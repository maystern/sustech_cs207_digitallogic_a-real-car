==> flow/design.v <==
`timescale 1ns / 1ps
module semiauto_top (
    input enable,
    input sys_clk,
    input stop_engine,
    input start_engine,
    output reg car_turn_right,
    output reg car_turn_left,
    output reg car_go_forward,
    output reg car_go_back,
    output reg engine_power_signal,
    output reg destroy_barrier_signal,
    output reg place_barrier_signal,
    input front_detector,
    input back_detector,
    input left_detector,
    input right_detector,
    input go_straight_signal,
    input turn_right_signal,
    input turn_left_signal,
    input reverse_signal,
    input total_engine_power
);
  parameter poweron = 4'b0000, poweroff = 4'b0001, going = 4'b0010;
  parameter turning_left = 4'b0011, turning_right = 4'b0100, turning_back = 4'b0101;
  parameter place_beacon = 4'b0110, destroy_beacon = 4'b0111;
  parameter straight = 4'b1000, place_going = 4'b1001,place_beacon_straight = 4'b1010, left_right_place_beacon = 4'b1011, waiting = 4'b1100;
  reg [3:0] state = poweroff, next_state = poweroff;
  reg [31:0] cnt = 32'b0;
  reg time_up = 1'b0;
  reg flag_stop_engine = 1'b0;
  parameter period = 32'd100000000;
  reg [ 3:0] now_detector_state = 4'b0011;
  reg [ 3:0] tmp_detector_state = 4'b0011;
  reg [31:0] detector_cnt = 32'b0;
  parameter detector_time = 32'd8000000;
  reg [31:0] turning_cnt = 32'b0;
  parameter turning_left_right_time = 32'd90000000;
  parameter turning_back_time = 32'd180000000;
  reg [31:0] straight_cnt = 32'b0;
  parameter straight_time = 32'd90000000;
  reg [31:0] place_beacon_straight_cnt = 32'b0;
  reg [31:0] place_beacon_straight_time = 32'd10000000;
  reg [31:0] place_going_cnt = 32'b0;
  parameter place_going_time = 32'd80000000;
  reg [31:0] place_beacon_cnt = 32'b0;
  parameter place_beacon_time = 32'd3000000;
  reg [31:0] destroy_beacon_cnt = 32'b0;
  parameter destroy_beacon_time = 32'd3000000;
  reg [31:0] left_right_place_beacon_cnt = 32'b0;
  parameter left_right_place_beacon_time = 32'd3000000;
  always @(posedge sys_clk) begin
    if (enable == 1'b1) begin
      if (stop_engine) begin
        cnt <= 32'd0;
        time_up <= 1'b0;
      end else if (cnt == period) begin
        cnt <= 32'd0;
        time_up = 1'b1;
      end else if (start_engine) begin
        cnt <= cnt + 1;
      end else if (flag_stop_engine) begin
        cnt <= 32'd0;
        time_up <= 1'b0;
      end else begin
        cnt <= 32'd0;
      end
    end else begin
      if (total_engine_power) begin
        time_up <= 1'b1;
        cnt <= 32'd0;
      end else begin
        time_up <= 1'b0;
        cnt <= 32'd0;
      end
    end
  end
  always @(posedge sys_clk) begin
    if (enable == 1'b1) begin
      case (state)
        poweroff: begin
          engine_power_signal <= 1'b0;
          car_turn_right <= 1'b0;
          car_turn_left <= 1'b0;
          car_go_forward <= 1'b0;
          car_go_back <= 1'b0;
          destroy_barrier_signal <= 1'b0;
          place_barrier_signal <= 1'b0;
        end
        poweron: begin
          engine_power_signal <= 1'b1;
          car_turn_right <= 1'b0;
          car_turn_left <= 1'b0;
          car_go_forward <= 1'b0;
          car_go_back <= 1'b0;
          destroy_barrier_signal <= 1'b0;
          place_barrier_signal <= 1'b0;
        end
        going: begin
          engine_power_signal <= 1'b1;
          car_turn_right <= 1'b0;
          car_turn_left <= 1'b0;
          car_go_forward <= 1'b1;
          car_go_back <= 1'b0;
          destroy_barrier_signal <= 1'b0;
          place_barrier_signal <= 1'b0;
        end
        turning_left: begin
          engine_power_signal <= 1'b1;
          car_turn_right <= 1'b0;
          car_turn_left <= 1'b1;
          car_go_forward <= 1'b0;
          car_go_back <= 1'b0;
          destroy_barrier_signal <= 1'b0;
          place_barrier_signal <= 1'b0;
        end
        turning_right: begin
          engine_power_signal <= 1'b1;
          car_turn_right <= 1'b1;
          car_turn_left <= 1'b0;
          car_go_forward <= 1'b0;
          car_go_back <= 1'b0;
          destroy_barrier_signal <= 1'b0;
          place_barrier_signal <= 1'b0;
        end
        turning_back: begin
          engine_power_signal <= 1'b1;
          car_turn_right <= 1'b1;
          car_turn_left <= 1'b0;
          car_go_forward <= 1'b0;
          car_go_back <= 1'b0;
          destroy_barrier_signal <= 1'b0;
          place_barrier_signal <= 1'b0;
        end
        straight: begin
          engine_power_signal <= 1'b1;
          car_turn_right <= 1'b0;
          car_turn_left <= 1'b0;
          car_go_forward <= 1'b1;
          car_go_back <= 1'b0;
          destroy_barrier_signal <= 1'b0;
          place_barrier_signal <= 1'b0;
        end
        place_going: begin
          engine_power_signal <= 1'b1;
          car_turn_right <= 1'b0;
          car_turn_left <= 1'b0;
          car_go_forward <= 1'b1;
          car_go_back <= 1'b0;
          destroy_barrier_signal <= 1'b0;
          place_barrier_signal <= 1'b0;
        end
        place_beacon: begin
          engine_power_signal <= 1'b1;
          car_turn_right <= 1'b0;
          car_turn_left <= 1'b0;
          car_go_forward <= 1'b0;
          car_go_back <= 1'b0;
          destroy_barrier_signal <= 1'b0;
          place_barrier_signal <= 1'b0;
        end
        place_beacon_straight: begin
          engine_power_signal <= 1'b1;
          car_turn_right <= 1'b0;
          car_turn_left <= 1'b0;
          car_go_forward <= 1'b0;
          car_go_back <= 1'b0;
          destroy_barrier_signal <= 1'b0;
          place_barrier_signal <= 1'b0;
        end
        destroy_beacon: begin
          engine_power_signal <= 1'b1;
          car_turn_right <= 1'b0;
          car_turn_left <= 1'b0;
          car_go_forward <= 1'b0;
          car_go_back <= 1'b0;
          destroy_barrier_signal <= 1'b0;
          place_barrier_signal <= 1'b0;
        end
        left_right_place_beacon: begin
          engine_power_signal <= 1'b1;
          car_turn_right <= 1'b0;
          car_turn_left <= 1'b0;
          car_go_forward <= 1'b0;
          car_go_back <= 1'b0;
          destroy_barrier_signal <= 1'b0;
          place_barrier_signal <= 1'b0;
        end
        waiting: begin
          engine_power_signal <= 1'b1;
          car_turn_right <= 1'b0;
          car_turn_left <= 1'b0;
          car_go_forward <= 1'b0;
          car_go_back <= 1'b0;
          destroy_barrier_signal <= 1'b0;
          place_barrier_signal <= 1'b0;
        end
      endcase
    end
  end
  always @(posedge sys_clk) begin
    if (enable == 1'b1) begin
      case (state)
        poweron: begin
          next_state <= going;
          flag_stop_engine <= 1'b0;
        end
        poweroff: begin
          now_detector_state <= 4'b0011;
          tmp_detector_state <= 4'b0011;
          detector_cnt <= 32'b0;
          turning_cnt <= 32'b0;
          if (start_engine && time_up == 1'b1) next_state <= poweron;
          else begin
            next_state <= poweroff;
          end
        end
        going: begin
          if ({front_detector, back_detector, left_detector, right_detector} != tmp_detector_state) begin
            tmp_detector_state <= {front_detector, back_detector, left_detector, right_detector};
            detector_cnt <= 32'b0;
          end else begin
            detector_cnt <= detector_cnt + 32'b1;
            if (detector_cnt == detector_time) begin
              detector_cnt <= 32'b0;
              now_detector_state <= tmp_detector_state;
            end
          end
          case ({
            now_detector_state[3], now_detector_state[1], now_detector_state[0]
          })
            3'b000: next_state <= waiting;
            3'b001: next_state <= waiting;
            3'b010: next_state <= waiting;
            3'b011: next_state <= going;
            3'b100: next_state <= waiting;
            3'b101: next_state <= turning_left;
            3'b110: next_state <= turning_right;
            3'b111: next_state <= destroy_beacon;
          endcase
        end
        turning_left: begin
          turning_cnt <= turning_cnt + 32'b1;
          if (turning_cnt == turning_left_right_time) begin
            turning_cnt <= 32'b0;
            next_state  <= straight;
          end
        end
        turning_right: begin
          turning_cnt = turning_cnt + 32'b1;
          if (turning_cnt == turning_left_right_time) begin
            turning_cnt <= 32'b0;
            next_state  <= straight;
          end
        end
        turning_back: begin
          turning_cnt = turning_cnt + 32'b1;
          if (turning_cnt == turning_back_time) begin
            turning_cnt <= 32'b0;
            now_detector_state <= {front_detector, back_detector, left_detector, right_detector};
            next_state <= straight;
          end
        end
        straight: begin
          straight_cnt <= straight_cnt + 32'b1;
          if (straight_cnt == straight_time) begin
            straight_cnt <= 32'b0;
            now_detector_state <= {front_detector, back_detector, left_detector, right_detector};
            next_state <= going;
          end
        end
        place_going: begin
          place_going_cnt <= place_going_cnt + 32'b1;
          if (place_going_cnt == place_going_time) begin
            place_going_cnt <= 32'b0;
            next_state <= place_beacon;
          end
        end
        place_beacon: begin
          place_beacon_cnt <= place_beacon_cnt + 32'b1;
          if (place_beacon_cnt == place_beacon_time) begin
            place_beacon_cnt <= 32'b0;
            next_state <= place_beacon_straight;
          end
        end
        place_beacon_straight: begin
          place_beacon_straight_cnt <= place_beacon_straight_cnt + 32'b1;
          if (place_beacon_straight_cnt == place_beacon_straight_time) begin
            place_beacon_straight_cnt <= 32'b0;
            now_detector_state <= {front_detector, back_detector, left_detector, right_detector};
            next_state <= going;
          end
        end
        destroy_beacon: begin
          destroy_beacon_cnt <= destroy_beacon_cnt + 32'b1;
          if (destroy_beacon_cnt == destroy_beacon_time) begin
            destroy_beacon_cnt <= 32'b0;
            next_state <= turning_back;
          end
        end
        left_right_place_beacon: begin
          left_right_place_beacon_cnt <= left_right_place_beacon_cnt + 32'b1;
          if (left_right_place_beacon_cnt == left_right_place_beacon_time) begin
            left_right_place_beacon_cnt <= 32'b0;
            next_state <= turning_right;
          end
        end
        waiting: begin
          case ({
            go_straight_signal, reverse_signal, turn_left_signal, turn_right_signal
          })
            4'b1000: next_state <= straight;
            4'b0100: next_state <= destroy_beacon;
            4'b0010: next_state <= turning_left;
            4'b0001: next_state <= turning_right;
            default: next_state <= waiting;
          endcase
        end
      endcase
      if (time_up == 1'b0) next_state <= poweroff;
      state <= next_state;
    end else begin
      if (total_engine_power == 1'b1) begin
        state <= going;
        flag_stop_engine <= 1'b0;
      end else begin
        state <= poweroff;
        flag_stop_engine <= 1'b1;
      end
    end
  end
endmodule
; ---- Step by step through the tools: semiauto_top
; What the tools print for semiauto_top, step after step.
; Lines are those of the file above, counted from 1.
; The mark -- stands for no value.
[design]
design = semiauto_top
clock = sys_clk
library = sky130hd
corner = tt_025C_1v80

; ---- Word-level counts
; Counts by Yosys on the flattened word-level netlist (proc, flatten, opt, wreduce; memories kept). Register bits leave out memories and registers merged into their read ports (data or address). Print and check cells are left out. Cells with the same type and inputs are merged into one.
; Memory sizes are those after Yosys's memory passes, which may raise the word count (mostly to a power of two), join words into wider ones and drop unused or constant bits.
[bits]
regBits = 310
rom_bits = 32
n_memories = 1
input_bits = 13
out_inout_bits = 7
wordCells = 152
[mem_list]
columns = memory, words, width, rd, wr, line
row1 = (name not given), 8, 4, 1, 0, 229  ; case ({
[op_classes]
add_sub_neg = 9
equal = 47
muxes = 42
logic = 2
n_reduce_logical = 32
[op_table]
columns = op, n
row1 = 32-bit by 1-bit adder with 32-bit output with constant B, 9
row2 = 32-bit by 27-bit == test with 1-bit output with constant B, 5
row3 = 32-bit 2-to-1 mux, 5
row4 = 32-bit case mux with 4-bit select, 1
row5 = 32-bit by 22-bit == test with 1-bit output with constant B, 3
row6 = 32-bit case mux with 2-bit select, 1
row7 = 4-bit 2-to-1 mux, 16
row8 = 4-bit case mux with 13-bit select, 1
row9 = 32-bit by 23-bit == test with 1-bit output with constant B, 1
row10 = 32-bit by 24-bit == test with 1-bit output with constant B, 1
row11 = 32-bit by 28-bit == test with 1-bit output with constant B, 1
row12 = 3-bit != test with constant B, 9
row13 = 2-bit AND reduction, 13
row14 = 12-bit OR reduction, 2
row15 = 4-bit == test with constant B, 6
row16 = 4-bit by 3-bit == test with 1-bit output with constant B, 5
row17 = 4-bit case mux with 5-bit select, 1
row18 = 4-bit case mux with 4-bit select, 1
row19 = 14-bit by 1-bit != test with 1-bit output with constant B, 1
row20 = 2-bit != test with constant B, 6
row21 = 4-bit by 2-bit == test with 1-bit output with constant B, 3
row22 = 11-bit AND reduction, 1
row23 = 11-bit OR reduction, 1
row24 = 10-bit OR reduction, 1
row25 = 2-bit nonzero test, 5
row26 = 1-bit 2-to-1 mux, 10
row27 = 4-bit by 1-bit == test with 1-bit output with constant B, 2
row28 = 4-bit case mux with 2-bit select, 1
; Other operator kinds: 16; their cells: 20.

; ---- Logic depth
; Longest topological path by Yosys (ltp), each cell counted once; first at word level (registers and memories cut), then after technology mapping (sequential cells cut; the memories' decode and read muxes count).
[logic_depth]
word_depth = 5
abc_area = 1
depth_mapped = 16
depth_no_buf = 16

; ---- Netlist
; Source: synth_stat.txt of the flow (Yosys; design flattened, memories mapped). It holds for the ABC_AREA given above (unset counts as 0); a run with the other value may have another netlist.
; The area totals of this step are shown rounded.
[by_type]
columns = type, n
row1 = sky130_fd_sc_hd__edfxtp_1, 273
row2 = sky130_fd_sc_hd__nand2_1, 399
row3 = sky130_fd_sc_hd__inv_1, 374
row4 = sky130_fd_sc_hd__nor2_1, 325
row5 = sky130_fd_sc_hd__xor2_1, 94
row6 = sky130_fd_sc_hd__nand3_1, 163
row7 = sky130_fd_sc_hd__dfxtp_1, 36
row8 = sky130_fd_sc_hd__nand4_1, 107
row9 = sky130_fd_sc_hd__nor3_1, 113
row10 = sky130_fd_sc_hd__nor4_1, 85
row11 = sky130_fd_sc_hd__a21oi_1, 75
row12 = sky130_fd_sc_hd__xnor2_1, 36
row13 = sky130_fd_sc_hd__o21ai_0, 48
row14 = sky130_fd_sc_hd__ha_1, 18
row15 = sky130_fd_sc_hd__nand3_2, 19
row16 = sky130_fd_sc_hd__nor3b_1, 19
row17 = sky130_fd_sc_hd__o21a_1, 18
row18 = sky130_fd_sc_hd__nor3_2, 12
; Not listed: further types 38, cells in them 154.
[mapped]
stdcells = 2368
yosys_area_um2 = 19270
sequential_area_um2 = 8919
flip_flops = 309
buffers = 27

; ---- Worst setup path after synthesis
; OpenSTA on the mapped netlist: ideal clock, no wires. The path of least setup slack (recovery checks aside). Input and output delay are each 20% of the period. Register names are those of the netlist, which keeps one name where synthesis merged equal registers.
[synth_path]
path_kind = input to register
from = input port enable
to = register place_beacon_cnt[0]
period_ns = 16.0
in_delay_ns = 3.200
setup_ns = 0.461
launch_ns = 3.200
arrival_ns = 5.713
path_slack_ns = 9.826
path_delay_ns = 2.974
driving_pins = 3
n_path_buf = 1
synth_period_reached_ns = 6.174
; "path_delay_ns" is the arrival time less input delay plus setup time.
; "driving_pins": output pins that drive a net of the path, with the launching flip-flop's if there is one; two outputs of one cell count as two.
; "synth_period_reached_ns" = period - worst setup slack (recovery checks aside). The figure is calculated, with input and output delays left at 20% of the set period.
; Between the ends stands the longest chain of elaborated cells between them, by number of cells; it is not shown to be the way that was timed. Of several equally long chains one is given.
; Each line given opens the expression or statement behind the cell; cells for indexed reads and writes are added by Yosys, which also makes memories of some case tables.
[synth_via]
path_cell_list = sky130_fd_sc_hd__inv_1 > sky130_fd_sc_hd__clkbuf_1 > sky130_fd_sc_hd__nor3_1
elab_chain_len = 1
cells_between = 1
lines_between = 0
classes_between = 1 x reduce/logical
[synth_lines]
columns = item, line
row1 = from (decl), 3  ; input enable,
row2 = 2-bit AND reduction, --
row3 = to (assign), 280  ; place_beacon_cnt <= place_beacon_cnt + 32'b1;
row4 = to (assign), 282  ; place_beacon_cnt <= 32'b0;
row5 = to (decl), 46  ; reg [31:0] place_beacon_cnt = 32'b0;

; ---- Path in the finished layout
; From the final timing report of flow run 1: the path of least setup slack in the routed layout; clock arrival at registers is part of the times.
[layout_path]
path_kind = input to register
from = input port enable
to = register cnt[2]
period_ns = 13.7
in_delay_ns = 2.74
setup_ns = 0.09
launch_ns = 2.74
arrival_ns = 5.23
path_slack_ns = 8.96
driving_pins = 7
n_path_buf = 3
; Between the ends stands the longest chain of elaborated cells between them, by number of cells; it is not shown to be the way that was timed. Of several equally long chains one is given.
; A register here has more assigning lines than the two given.
[layout_via]
path_cell_list = sky130_fd_sc_hd__clkdlybuf4s50_1 > sky130_fd_sc_hd__inv_1 > sky130_fd_sc_hd__buf_4 > sky130_fd_sc_hd__nor3b_1 > sky130_fd_sc_hd__nand2_1 > sky130_fd_sc_hd__buf_16 > sky130_fd_sc_hd__nor3b_1
elab_chain_len = 2
cells_between = 2
lines_between = 0
classes_between = 1 x logic; 1 x reduce/logical
[layout_lines]
columns = item, line
row1 = from (decl), 3  ; input enable,
row2 = 1-bit inverter, --
row3 = 4-bit OR reduction, --
row4 = to (assign), 55  ; cnt <= 32'd0;
row5 = to (assign), 61  ; cnt <= cnt + 1;
row6 = to (decl), 29  ; reg [31:0] cnt = 32'b0;

Hand-over note for semiauto_top

Design semiauto_top on sky130hd. What follows are 2 stored runs of the flow, each under its own settings; their order means nothing. The constraints put input and output delay at 20% of the set period each and load the outputs with 0.01 pF.
By "period_reached_ns" is meant the clock period of the run minus its worst setup slack. This is arithmetic on one report: input and output delays are still those of the set period (20% each).
"timing.worst_path_ns" is the time allowed to the run's worst setup path (the clock period less input and output delay, where it has them) less its slack. Clock arrival times count: a late capture clock shortens it, a late launch clock lengthens it.
"final_power_mw" rests on the timing tool's default activity at the inputs, not on a simulated workload.
The results are shown rounded.

# flow run 1
==> flow/run.sh <==
#!/bin/bash
# the make line also repeats the synthesis and layout settings of config.mk as NAME=value (left out here)
make -C /OpenROAD-flow-scripts/flow DESIGN_CONFIG=/design/flow/config.mk WORK_HOME=/design/flow/orfs CLKGATE_MAP_FILE= finish
==> flow/config.mk <==
export PLATFORM = sky130hd
export DESIGN_NAME = semiauto_top
export DESIGN_NICKNAME = semiauto_top
export VERILOG_FILES = /design/flow/design.v
export SDC_FILE = /design/flow/constraint.sdc
export NUM_CORES = 4
export LEC_CHECK = 0
export ABC_AREA = 1
export CAP_MARGIN = 20
export CELL_PAD_IN_SITES_DETAIL_PLACEMENT = 2
export CORE_MARGIN = 8
export CORE_UTILIZATION = 32
export PLACE_DENSITY_LB_ADDON = 0.1
export SLEW_MARGIN = 5
export TNS_END_PERCENT = 25
==> flow/constraint.sdc <==
create_clock -name core_clock -period 13.7 [get_ports {sys_clk}]
set_input_delay 2.7400 -clock core_clock [delete_from_list [all_inputs] [get_ports {sys_clk}]]
set_output_delay 2.7400 -clock core_clock [all_outputs]
set_load 0.01 [all_outputs]

==> flow run 1: results <==
total_negative_slack_ns=0.000
timing.worst_path_ns=2.00
critical_path_kind="input to register"
final_power_mw=2.333
fin_util_pct=36.5
period_reached_ns=4.744
worst_hold_slack_ns=0.438
synthArea_um2=19270
final_setup_ws_ns=8.956
die_footprint_um2=68320

# flow run 2
==> flow/run.sh <==
#!/bin/bash
# the make line also repeats the synthesis and layout settings of config.mk as NAME=value (left out here)
make -C /OpenROAD-flow-scripts/flow DESIGN_CONFIG=/design/flow/config.mk WORK_HOME=/design/flow/orfs CLKGATE_MAP_FILE= finish
==> flow/config.mk <==
export PLATFORM = sky130hd
export DESIGN_NAME = semiauto_top
export DESIGN_NICKNAME = semiauto_top
export VERILOG_FILES = /design/flow/design.v
export SDC_FILE = /design/flow/constraint.sdc
export NUM_CORES = 4
export LEC_CHECK = 0
export ABC_AREA = 1
export CAP_MARGIN = 20
export CELL_PAD_IN_SITES_DETAIL_PLACEMENT = 2
export CORE_ASPECT_RATIO = 1.64
export CORE_MARGIN = 2
export CORE_UTILIZATION = 29
export CTS_CLUSTER_SIZE = 87
export MAX_ROUTING_LAYER = met5
export PLACE_DENSITY = 0.86
export SLEW_MARGIN = 40
==> flow/constraint.sdc <==
create_clock -name core_clock -period 4.75 [get_ports {sys_clk}]
set_input_delay 0.9500 -clock core_clock [delete_from_list [all_inputs] [get_ports {sys_clk}]]
set_output_delay 0.9500 -clock core_clock [all_outputs]
set_load 0.01 [all_outputs]

==> flow run 2: results <==
total_negative_slack_ns=-0.123
timing.worst_path_ns=4.79
critical_path_kind="register to register"
final_power_mw=6.310
fin_util_pct=32.8
period_reached_ns=4.794
worst_hold_slack_ns=0.534
synthArea_um2=19270
final_setup_ws_ns=-0.044
die_footprint_um2=68580

End of note.
