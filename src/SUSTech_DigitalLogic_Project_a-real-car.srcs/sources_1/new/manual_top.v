==> flow/design.v <==
`timescale 1ns / 1ps
module light_7seg_ego1 (
    input [3:0] sw,
    input encounter,
    output reg [7:0] seg_out
);
  always @(*) begin
    if (encounter == 1'b0) begin
      seg_out = 8'b00000010;
    end else begin
      case (sw)
        4'h0: seg_out = 8'b11111100;
        4'h1: seg_out = 8'b01100000;
        4'h2: seg_out = 8'b11011010;
        4'h3: seg_out = 8'b11110010;
        4'h4: seg_out = 8'b01100110;
        4'h5: seg_out = 8'b10110110;
        4'h6: seg_out = 8'b10111110;
        4'h7: seg_out = 8'b11100000;
        4'h8: seg_out = 8'b11111110;
        4'h9: seg_out = 8'b11110110;
        4'ha: seg_out = 8'b11101110;
        4'hb: seg_out = 8'b00111110;
        4'hc: seg_out = 8'b10011100;
        4'hd: seg_out = 8'b01111010;
        4'he: seg_out = 8'b10011110;
        4'hf: seg_out = 8'b00000001;
        default: seg_out = 8'b00000001;
      endcase
    end
  end
endmodule
`timescale 1ns / 1ps
module manual_top (
    input enable,
    input sys_clk,
    input stop_engine,
    input start_engine,
    input reverse,
    input clutch,
    input brake,
    input throttle,
    input turn_left_signal,
    input turn_right_signal,
    output reg engine_power_signal,
    output reg manual_not_starting,
    output reg manual_starting,
    output reg manual_moving,
    output reg turn_left,
    output reg turn_right,
    output [7:0] seg1,
    output [7:0] seg0,
    output [7:0] seg_en,
    input total_engine_power,
    output [31:0] mileage,
    output reg [2:0] state
);
  parameter poweron = 3'b000, poweroff = 3'b001;
  parameter not_starting = 3'b010, starting = 3'b011, moving = 3'b100;
  reg [2:0] next_state = poweroff;
  reg [31:0] cnt = 32'b0;
  reg time_up = 1'b0;
  reg flag_stop_engine = 1'b0;
  parameter period = 32'd100000000;
  wire rst;
  assign rst = ~stop_engine;
  odometer om (
      sys_clk,
      (state == poweroff) || (enable == 1'b0),
      (state == moving) && (enable == 1'b1),
      seg1,
      seg0,
      seg_en,
      mileage
  );
  always @(posedge sys_clk) begin
    if (enable == 1'b1) begin
      if (stop_engine) begin
        cnt <= 32'd0;
        time_up <= 1'b0;
      end else if (cnt == period) begin
        cnt <= 32'd0;
        time_up = 1'b1;
      end else if (start_engine) begin
        cnt <= cnt + 1;
      end else if (flag_stop_engine) begin
        cnt <= 32'd0;
        time_up <= 1'b0;
      end else begin
        cnt <= 32'd0;
      end
    end else begin
      if (total_engine_power) begin
        time_up <= 1'b1;
        cnt <= 32'd0;
      end else begin
        time_up <= 1'b0;
        cnt <= 32'd0;
      end
    end
  end
  always @(posedge sys_clk) begin
    if (enable == 1'b1) begin
      if (state == poweroff) begin
        engine_power_signal <= 1'b0;
        manual_not_starting <= 1'b0;
        manual_starting <= 1'b0;
        manual_moving <= 1'b0;
      end else begin
        engine_power_signal <= 1'b1;
        if (state == not_starting) begin
          manual_not_starting <= 1'b1;
          manual_starting <= 1'b0;
          manual_moving <= 1'b0;
        end else if (state == starting) begin
          manual_not_starting <= 1'b0;
          manual_starting <= 1'b1;
          manual_moving <= 1'b0;
        end else if (state == moving) begin
          manual_not_starting <= 1'b0;
          manual_starting <= 1'b0;
          manual_moving <= 1'b1;
        end
      end
    end
  end
  reg reverse_shutdown = 1'b0;
  reg last_reverse = 1'b0;
  reg [31:0] res = 32'b0;
  always @(posedge sys_clk) begin
    if (enable == 1'b1) begin
      if (res == 32'd2000000) begin
        res <= 32'b0;
        if (reverse == last_reverse) reverse_shutdown = 1'b0;
        else reverse_shutdown = 1'b1;
        last_reverse <= reverse;
      end else begin
        res = res + 1;
      end
    end
  end
  always @(posedge sys_clk or negedge rst) begin
    if (!rst) begin
      state <= poweroff;
      next_state <= poweroff;
    end else if (enable == 1'b1) begin
      case (state)
        poweron: begin
          next_state <= not_starting;
          flag_stop_engine <= 1'b0;
        end
        poweroff: begin
          if (start_engine && time_up == 1'b1) next_state <= poweron;
          else begin
            next_state <= poweroff;
            flag_stop_engine <= 1'b1;
          end
        end
        not_starting: begin
          if (throttle && clutch && !brake) next_state <= starting;
          else if (throttle && !clutch && !brake) next_state <= poweroff;
          else next_state <= state;
        end
        starting: begin
          if (brake) next_state <= not_starting;
          else if (throttle && !brake && !clutch) next_state <= moving;
          else next_state <= state;
        end
        moving: begin
          if (brake) next_state <= not_starting;
          else if (!throttle) next_state <= starting;
          else if (clutch) next_state <= starting;
          else if (reverse_shutdown) next_state <= poweroff;
          else next_state <= state;
        end
        default next_state <= poweroff;
      endcase
      if (time_up == 1'b0) next_state <= poweroff;
      state <= next_state;
    end else begin
      if (total_engine_power == 1'b1) begin
        state <= not_starting;
        flag_stop_engine <= 1'b0;
      end else begin
        state <= poweroff;
        flag_stop_engine <= 1'b1;
      end
    end
  end
  reg [31:0] www = 32'd0;
  always @(posedge sys_clk) begin
    if (enable == 1'b1) begin
      www = www + 1;
      if (state == not_starting) begin
        turn_left <= 1'b1;
        turn_right <= 1'b1;
        www <= 32'b0;
      end else if (state == starting || state == moving) begin
        if (www <= 32'd50000000) begin
          if (turn_left_signal && ~turn_right_signal) begin
            turn_left  <= 1'b1;
            turn_right <= 1'b0;
          end else if (turn_right_signal && ~turn_left_signal) begin
            turn_left  <= 1'b0;
            turn_right <= 1'b1;
          end else begin
            turn_left  <= 1'b0;
            turn_right <= 1'b0;
          end
        end else begin
          turn_left  <= 1'b0;
          turn_right <= 1'b0;
        end
      end else begin
        turn_left <= 1'b0;
        turn_right <= 1'b0;
        www <= 32'b0;
      end
      if (www == 32'd100000000) www = 32'd0;
    end else begin
      turn_left  <= 1'b0;
      turn_right <= 1'b0;
    end
  end
endmodule
`timescale 1ns / 1ps
module odometer (
    input sys_clk,
    input reset,
    input encounter,
    output [7:0] seg1,
    output [7:0] seg0,
    output reg [7:0] seg_en,
    output reg [31:0] nums
);
  reg [2:0] cnt = 3'b000;
  reg [2:0] next_cnt = 3'b001;
  reg [3:0] sw1;
  reg [3:0] sw0;
  light_7seg_ego1 light1 (
      sw1,
      ~reset,
      seg1
  );
  light_7seg_ego1 light2 (
      sw0,
      ~reset,
      seg0
  );
  reg [31:0] ttt = 32'd0;
  reg [31:0] cntt = 32'b0;
  always @(posedge sys_clk) begin
    if (reset == 1'b1) begin
      cntt <= 32'b0;
      nums = 32'd0;
    end else if (encounter == 1'b1) begin
      if (cntt == 32'd100000000) begin
        if (nums[3:0] == 4'd9) begin
          nums[3:0] <= 4'b0000;
          if (nums[7:4] == 4'd9) begin
            nums[7:4] <= 4'b0000;
            if (nums[11:8] == 4'd9) begin
              nums[11:8] <= 4'b0000;
              if (nums[15:12] == 4'd9) begin
                nums[15:12] <= 4'b0000;
                if (nums[19:16] == 4'd9) begin
                  nums[19:16] <= 4'b0000;
                  if (nums[23:20] == 4'd9) begin
                    nums[23:20] <= 4'b0000;
                    if (nums[27:24] == 4'd9) begin
                      nums[27:24] <= 4'b0000;
                      if (nums[31:28] == 4'd9) begin
                        nums[31:28] <= 4'b0000;
                      end else begin
                        nums[31:28] <= nums[31:28] + 4'b0001;
                      end
                    end else begin
                      nums[27:24] <= nums[27:24] + 4'b0001;
                    end
                  end else begin
                    nums[23:20] <= nums[23:20] + 4'b0001;
                  end
                end else begin
                  nums[19:16] = nums[19:16] + 4'b0001;
                end
              end else begin
                nums[15:12] <= nums[15:12] + 4'b0001;
              end
            end else begin
              nums[11:8] <= nums[11:8] + 1;
            end
          end else begin
            nums[7:4] <= nums[7:4] + 4'b0001;
          end
        end else begin
          nums[3:0] <= nums[3:0] + 4'b0001;
        end
        cntt = 32'd0;
      end else begin
        cntt = cntt + 32'b1;
      end
    end
  end
  always @(posedge sys_clk) begin
    if (ttt == 32'd30000) begin
      if (cnt == 3'b111) next_cnt <= 3'b000;
      else next_cnt <= cnt + 1'b001;
      case (cnt)
        3'b000: begin
          seg_en <= 8'b00000001;
          sw0 <= nums[3:0];
        end
        3'b001: begin
          seg_en <= 8'b00000010;
          sw0 <= nums[7:4];
        end
        3'b010: begin
          seg_en <= 8'b00000100;
          sw0 <= nums[11:8];
        end
        3'b011: begin
          seg_en <= 8'b00001000;
          sw0 <= nums[15:12];
        end
        3'b100: begin
          seg_en <= 8'b00010000;
          sw1 <= nums[19:16];
        end
        3'b101: begin
          seg_en <= 8'b00100000;
          sw1 <= nums[23:20];
        end
        3'b110: begin
          seg_en <= 8'b01000000;
          sw1 <= nums[27:24];
        end
        3'b111: begin
          seg_en <= 8'b10000000;
          sw1 <= nums[31 : 28];
        end
      endcase
      cnt = next_cnt;
      ttt = 32'd0;
    end else begin
      ttt = ttt + 32'd1;
    end
  end
endmodule
From RTL to reports: manual_top
The steps from the RTL of manual_top to its reports follow in flow order. Line numbers count from 1 in the design file above. Operators: Yosys type, input widths -> output width; for muxes data width and select width s. A cell with -- has no value.

Top: manual_top. Clock port: sys_clk. Standard-cell library: sky130hd. Corner: tt_025C_1v80.

Word level
Counts by Yosys on the flattened word-level netlist (proc, flatten, opt, wreduce; memories kept). Print and check cells are left out. Cells with the same type and inputs are merged into one. Memory sizes are those after Yosys's memory passes, which may raise the word count (mostly to a power of two), join words into wider ones and drop unused or constant bits.

The entry for bits in registers reads 230. Under bits in latches stands 0. The entry for bits in writable memories reads 0. The entry for ROM bits reads 256. The figure for word width x clocked read ports is 16. The entry for memories reads 2. Under input bits stands 11. The entry for output and inout port bits reads 65. For word-level cells the number is 172.

The figure for add/sub/neg operators is 14. The figure for multiply operators is 0. For divide/modulo/power cells the number is 0. The entry for $lt $le $gt $ge reads 1. The entry for equal/unequal tests reads 29. Shift-type cells: 0. Muxes and demuxes: 55. Bitwise logic cells: 5. Under reductions and logical operators stands 36.

Memory list: (no name shown) (words 16, bits a word 8, rd ports 1, write ports 0, line 11) `case (sw)`; (no name shown) (words 16, bits a word 8, rd ports 1, write ports 0, line 11).

Operators by type and width (count): $add 32x1->32 const B (5); $eq 32x27->1 const B (3); $pmux 8 s8 (1); $mux 4 (10); $eq 32x15->1 const B (1); $eq 32x21->1 const B (1); $le 32x26->1 const B (1); $add 4x1->4 const B (8); $eq 4x4->1 const B (8); $mux 32 (1); $pmux 4 s4 (2); $mux 3 (10); $mux 1 (26); $mux 8 (2); $eq 3x3->1 const B (5); $pmux 3 s5 (1); $reduce_and 2->1 (6); $eq 3x2->1 const B (4); $reduce_bool 4->1 (3); $logic_and 1x1->1 (10); $reduce_and 9->1 (1); $reduce_and 8->1 (1); $reduce_and 7->1 (1); $eq 3x1->1 const B (2); $logic_not 3->1 (2); $reduce_and 3->1 (2); $reduce_and 6->1 (1); $not 1->1 (5).

Not listed: further kinds 15, cells in them 17.

Depth
Yosys ltp: most cells in a row. Word level: on the elaborated netlist, between registers, memories and ports. Mapped: between sequential cells and ports; inverters and the memories' decode and read muxes count.

The entry for word-level depth reads 7. For ABC_AREA the number is 0. For gate-level depth with buffers the number is 12. The figure for depth with buffers taken out is 11.

Synthesis result
Yosys stat after the flow's synthesis: flattened, memories mapped to cells. It holds for the ABC_AREA given above (unset counts as 0); a run with the other value may have another netlist.

Cells by type: sky130_fd_sc_hd__dfxtp_1 (count 146, total area 2.92E+03 um^2); sky130_fd_sc_hd__edfxtp_1 (count 94, total area 2.82E+03 um^2); sky130_fd_sc_hd__xnor2_1 (count 81, total area 709.43 um^2); sky130_fd_sc_hd__xor2_1 (count 81, total area 709.43 um^2); sky130_fd_sc_hd__nor2_1 (count 170, total area 638.112 um^2); sky130_fd_sc_hd__ha_1 (count 30, total area 375.36 um^2); sky130_fd_sc_hd__nand2_1 (count 100, total area 375.36 um^2); sky130_fd_sc_hd__nand3_1 (count 72, total area 360.346 um^2); sky130_fd_sc_hd__and3_1 (count 45, total area 281.52 um^2); sky130_fd_sc_hd__nand4_1 (count 43, total area 269.008 um^2); sky130_fd_sc_hd__mux2i_1 (count 20, total area 200.192 um^2); sky130_fd_sc_hd__o21ai_0 (count 39, total area 195.187 um^2); sky130_fd_sc_hd__a21oi_1 (count 37, total area 185.178 um^2); sky130_fd_sc_hd__inv_1 (count 48, total area 180.173 um^2); sky130_fd_sc_hd__nor2b_1 (count 28, total area 175.168 um^2); sky130_fd_sc_hd__nor4_1 (count 27, total area 168.912 um^2); sky130_fd_sc_hd__and4_1 (count 18, total area 157.651 um^2); sky130_fd_sc_hd__nor3_1 (count 26, total area 130.125 um^2).

Not listed: further types 51, cells in them 197.

The entry for cells in the netlist reads 1302. For mapped area the number is 12451.9 um^2. The figure for area of sequential cells is 5898.2 um^2. The figure for flip-flop cells is 246. The figure for buffer cells is 44.

The figures by module come from a second, unflattened synthesis with its own total; it is not the netlist above.

The entry for cells (unflattened synthesis) reads 1266. The entry for area (unflattened synthesis) reads 12162.9 um^2.

Each row is one instance without its submodules.

Modules: manual_top (instances 1, cells 566, area 5821.8 um^2, sequential area 2995.4 um^2); odometer (instances 1, cells 608, area 5700.5 um^2, sequential area 2582.5 um^2); light_7seg_ego1 (instances 2, cells 46, area 320.3 um^2, sequential area 0.0 um^2).

Worst setup path after synthesis
OpenSTA on the mapped netlist: ideal clock, no wires. The path of least setup slack (recovery checks aside). Input and output delay are each 20% of the period. Register names are those of the netlist, which keeps one name where synthesis merged equal registers.

Kind: in2out. From: in enable. To: out seg0[3]. The entry for clock period reads 7.12 ns. Under input delay stands 1.424 ns. The entry for external output delay reads 1.424 ns. The figure for time at the first pin is 1.424 ns. The entry for arrival reads 2.065 ns. Data required time: 5.696 ns. Path slack: 3.631 ns. The figure for delay of the path is 0.641 ns. The figure for stages on the path is 3. Path buffers: 2. The figure for synthesis period reached is 3.489 ns.

"delay of the path" = arrival - input delay + setup time. At an output port there is no setup time. "stages on the path" counts driving pins, that of a launching flip-flop among them; a cell with two outputs on the path counts twice. "synthesis period reached" = period - worst setup slack (recovery checks aside). The figure is calculated, with input and output delays left at 20% of the set period. The rows between start and end are the longest chain of elaborated cells between them; the timing report does not say that the signal goes this way. Where chains are equally long, one stands for them. Each line given opens the expression or statement behind the cell; cells for indexed reads and writes are added by Yosys, which also makes memories of some case tables.

Cell sequence: sky130_fd_sc_hd__clkbuf_1 > sky130_fd_sc_hd__clkbuf_1 > sky130_fd_sc_hd__and3_1. The entry for length of the longest elaborated chain reads 3. Elaborated cells on any way between the ends: 3. Source lines of those cells: 2. Classes of those cells: mux: 1; logic: 1; reduce/logical: 1.

RTL lines, path after synthesis: from (decl) (line 35) `input enable,`; $not 1->1 (line 69) `(state == poweroff) || (enable == 1'b0),`; $logic_or 1x1->1 (line 69); $mux 8 (line 8) `if (encounter == 1'b0) begin`; to (decl) (line 52) `output [7:0] seg0,`.

Worst path after layout
Path of least setup slack in the final report of flow run 1 (OpenROAD, finished layout, wires in). Where an end is a register, its clock arrival counts in the times.

Kind: reg2reg. From: reg www[1]. To: reg www[14]. The entry for clock period reads 2.64 ns. Under library setup time stands 0.24 ns. The figure for time at the first pin is 0.55 ns. The entry for arrival reads 3.07 ns. Data required time: 2.94 ns. Path slack: -0.13 ns. The figure for stages on the path is 11. Path buffers: 3.

The rows between start and end are the longest chain of elaborated cells between them; the timing report does not say that the signal goes this way. Where chains are equally long, one stands for them. A register here has more assigning lines than the two given.

Cell sequence: sky130_fd_sc_hd__edfxtp_1 > sky130_fd_sc_hd__buf_4 > sky130_fd_sc_hd__nand3_1 > sky130_fd_sc_hd__buf_6 > sky130_fd_sc_hd__nor4_4 > sky130_fd_sc_hd__and4b_1 > sky130_fd_sc_hd__o22ai_1 > sky130_fd_sc_hd__nand4b_1 > sky130_fd_sc_hd__nor4_4 > sky130_fd_sc_hd__buf_6 > sky130_fd_sc_hd__nor2_1. The entry for length of the longest elaborated chain reads 2. Elaborated cells on any way between the ends: 2. Source lines of those cells: 2. Classes of those cells: add/sub: 1; eq/ne: 1.

RTL lines, path after layout: from (decl) (line 190) `reg [31:0] www = 32'd0;`; from (assign) (line 193) `www = www + 1;`; from (assign) (line 197) `www <= 32'b0;`; $add 32x1->32 (line 193); $eq 32x27->1 (line 219) `if (www == 32'd100000000) www = 32'd0;`; to (assign) (line 193); to (assign) (line 219); to (decl) (line 190).

Measured data: module manual_top, platform sky130hd, 2 stored runs of the flow under differing settings, order arbitrary. Input and output delays are each 20% of the period that was set; the output load is 0.01 pF. "period achieved" is the run's clock period less its worst setup slack. It is reckoned from that one timing run; input and output delays stay at 20% of the period that was set. By "time of the worst setup path" is meant the share of the clock period that the worst setup path is allowed (20% is reserved at inputs, 20% at outputs), minus its slack. Clock arrival times at its registers enter into it. "total power after layout": no workload was simulated; the value follows from the tool's default switching activity.

Flow run 1 has these settings: period_ns 2.64; CORE_UTILIZATION 26; SETUP_SLACK_MARGIN -0.16; CORE_ASPECT_RATIO 0.54; TNS_END_PERCENT 90; GPL_ROUTABILITY_DRIVEN 1; CTS_CLUSTER_DIAMETER 129; CAP_MARGIN 25; SLEW_MARGIN 35; MAX_ROUTING_LAYER met5; CORE_MARGIN 2. The time of the worst setup path reads 2.77 ns. Type of the worst setup path: reg2reg. The synthesized cell area is 12451.9 um^2. The utilization of the finished layout is 0.341. The measured total power after layout is 8.234 mW. The setup TNS is -2.104 ns. For the worst setup slack after layout the run shows -0.128 ns. For the period achieved the run shows 2.768 ns. The measured overall die area is 49742.0 um^2. The measured standard-cell area after layout is 15991.6 um^2.

Flow run 2 has these settings: period_ns 1.8; CORE_UTILIZATION 32; SETUP_SLACK_MARGIN 0.04; PLACE_DENSITY 0.8; CORE_ASPECT_RATIO 0.71; CTS_CLUSTER_SIZE 91; MAX_ROUTING_LAYER met4; CAP_MARGIN 20; CORE_MARGIN 2; SLEW_MARGIN 20. The time of the worst setup path reads 2.85 ns. Type of the worst setup path: reg2reg. The synthesized cell area is 12451.9 um^2. The utilization of the finished layout is 0.549. The measured total power after layout is 12.939 mW. The setup TNS is -77.519 ns. For the worst setup slack after layout the run shows -1.055 ns. For the period achieved the run shows 2.855 ns. The measured overall die area is 40529.0 um^2. The measured standard-cell area after layout is 20938.8 um^2.
